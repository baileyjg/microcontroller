==> flow/design.v <==
`timescale 1ns/10ps
module PC(clk, inc, rst, out);
input clk, rst, inc;
output reg[15:0] out;
always @(posedge clk or posedge rst) begin
    if(rst)
        out <= 16'b0000000000000000;
    else if(inc)
        out <= out + 1;
end
endmodule
==> Tool chain data of PC <==
The steps from the RTL of PC to its reports follow in flow order.
Line numbers count from 1 in the design file above.
Cell names lack the library's common part.
{ "inputs": {"top": "PC", "clk_port": "clk", "cell_library": "sky130hd", "lib_corner": "tt_025C_1v80"} }

==> Word level <==
Counts by Yosys on the flattened word-level netlist (proc, flatten, opt, wreduce; memories kept). Register bits leave out memories and registers merged into their read ports (data or address); mux counts leave out enables and synchronous resets folded into registers. Print and check cells are left out. Cells with the same type and inputs are merged into one.
{ "word_totals": {"ff_bits": 16, "latch_bits": 0, "ramBits": 0, "mem_bits_ro": 0, "clocked_rd_ports_x_width": 0, "n_memories": 0, "in_bits": 3, "output_inout_bits": 16, "elab_cells": 2} }
{ "op_classes": {"addsub": 1, "multipliers": 0, "div": 0, "compare": 0, "eq_ne": 0, "shifts": 0, "muxes": 0, "logic": 0, "n_reduce_logical": 0} }
{ "op_table": {"columns": ["cell", "n"], "rows": [
  ["adder 16 x 1 -> 16 bit with constant B", 1]
]} }

==> Longest topological paths <==
Yosys ltp: most cells in a row. Word level: on the elaborated netlist, between registers, memories and ports. Mapped: between sequential cells and ports; inverters and the memories' decode and read muxes count.
{ "logic_depth": {"depth_word": 1, "ABC_AREA": 0, "ltp_mapped": 5, "mapped_depth_nobuf": 5} }

==> Mapped cells and area <==
Yosys stat after the flow's synthesis: flattened, memories mapped to cells. It holds for the ABC_AREA given above (unset counts as 0); a run with the other value may have another netlist.
Totals and module areas in this step are rounded.
{ "mapped": {"mapped_cells": 57, "area_um2": 710, "seq_area_um2": 400, "flip_flops": 16, "n_buf": 0} }
{ "types": {"columns": ["cell", "n", "type_area_um2"], "rows": [
  ["dfrtp_1", 16, 400.384],
  ["xnor2_1", 10, 87.584],
  ["xor2_1", 5, 43.792],
  ["nand3_1", 5, 25.024],
  ["nand4_4", 1, 21.27],
  ["nor4_4", 1, 21.27],
  ["nand2_1", 5, 18.768],
  ["nand4_1", 3, 18.768],
  ["ha_1", 1, 12.512],
  ["mux2_2", 1, 11.261],
  ["nor2_1", 3, 11.261],
  ["nor3_2", 1, 10.01],
  ["and4_1", 1, 8.758],
  ["inv_1", 2, 7.507],
  ["and3_1", 1, 6.256],
  ["or2_1", 1, 6.256]
]} }

==> Timing after synthesis <==
OpenSTA on the mapped netlist: ideal clock, no wires. The path of least setup slack (recovery checks aside). Input and output delay are each 20% of the period. Register names are those of the netlist, which keeps one name where synthesis merged equal registers.
{ "synth_timing": {"path_kind": "reg2reg", "startpoint": "register out[0]", "endpoint": "register out[12]", "period_ns": 1.42, "setup_ns": 0.126, "t_first_pin_ns": 0.000, "arrival_ns": 1.200, "t_required_ns": 1.294, "setup_slack_ns": 0.094, "delay_ns": 1.326, "path_stages": 6, "n_path_buf": 0, "synth_period_reached_ns": 1.326} }
"delay_ns" = arrival - input delay + setup time.
"path_stages": output pins that drive a net of the path, with the launching flip-flop's if there is one; two outputs of one cell count as two.
"synth_period_reached_ns" = period - worst setup slack (recovery checks aside). The figure is calculated, with input and output delays left at 20% of the set period.
The rows between start and end are the longest chain of elaborated cells between them; the timing report does not say that the signal goes this way. Where chains are equally long, one stands for them.
Each line given opens the expression or statement behind the cell; cells for indexed reads and writes are added by Yosys, which also makes memories of some case tables.
{ "synth_via": {"path_cell_list": "dfrtp_1 -> ha_1 -> nand2_1 -> nor3_2 -> nand3_1 -> xnor2_1", "elab_chain_cells": 1, "cells_between": 1, "cone_lines": 1, "classes_between": "add/sub: 1"} }
{ "synth_rtl": {"columns": ["element", "line", "source"], "rows": [
  ["start: declaration", 4, "output reg[15:0] out;"],
  ["start: assignment", 7, "out <= 16'b0000000000000000;"],
  ["start: assignment", 9, "out <= out + 1;"],
  ["adder 16 x 1 -> 16 bit", 9, null],
  ["end: assignment", 7, null],
  ["end: assignment", 9, null],
  ["end: declaration", 4, null]
]} }

# Flow runs of PC

2 stored runs of PC in the flow (synthesis by Yosys, layout by OpenROAD, sky130hd cells), in arbitrary order. Constraints: input delay and output delay 20% of the set period each, output load 0.01 pF.
[
  {
    "run": "run A",
    "settings": { "period_ns": 1.16, "CORE_UTILIZATION": 59, "SETUP_SLACK_MARGIN": 0.33, "PLACE_DENSITY_LB_ADDON": 0.02, "TNS_END_PERCENT": 5, "GPL_TIMING_DRIVEN": 0, "GPL_ROUTABILITY_DRIVEN": 1, "CTS_CLUSTER_DIAMETER": 29, "MIN_ROUTING_LAYER": "met1", "CAP_MARGIN": 20, "CORE_MARGIN": 2, "SLEW_MARGIN": 20 },
    "outcome": "no final report: routing broke off with DPL-0038"
  },
  {
    "run": "run B",
    "settings": { "period_ns": 1.18, "CORE_UTILIZATION": 44, "PLACE_DENSITY_LB_ADDON": 0.24, "CORE_ASPECT_RATIO": 0.51, "CELL_PAD_IN_SITES_GLOBAL_PLACEMENT": 0, "ABC_AREA": 1, "CTS_CLUSTER_DIAMETER": 247, "CAP_MARGIN": 0, "MIN_ROUTING_LAYER": "met1", "CORE_MARGIN": 2, "SLEW_MARGIN": 20 },
    "outcome": "no final report: floorplanning broke off with PDN-0185"
  }
]
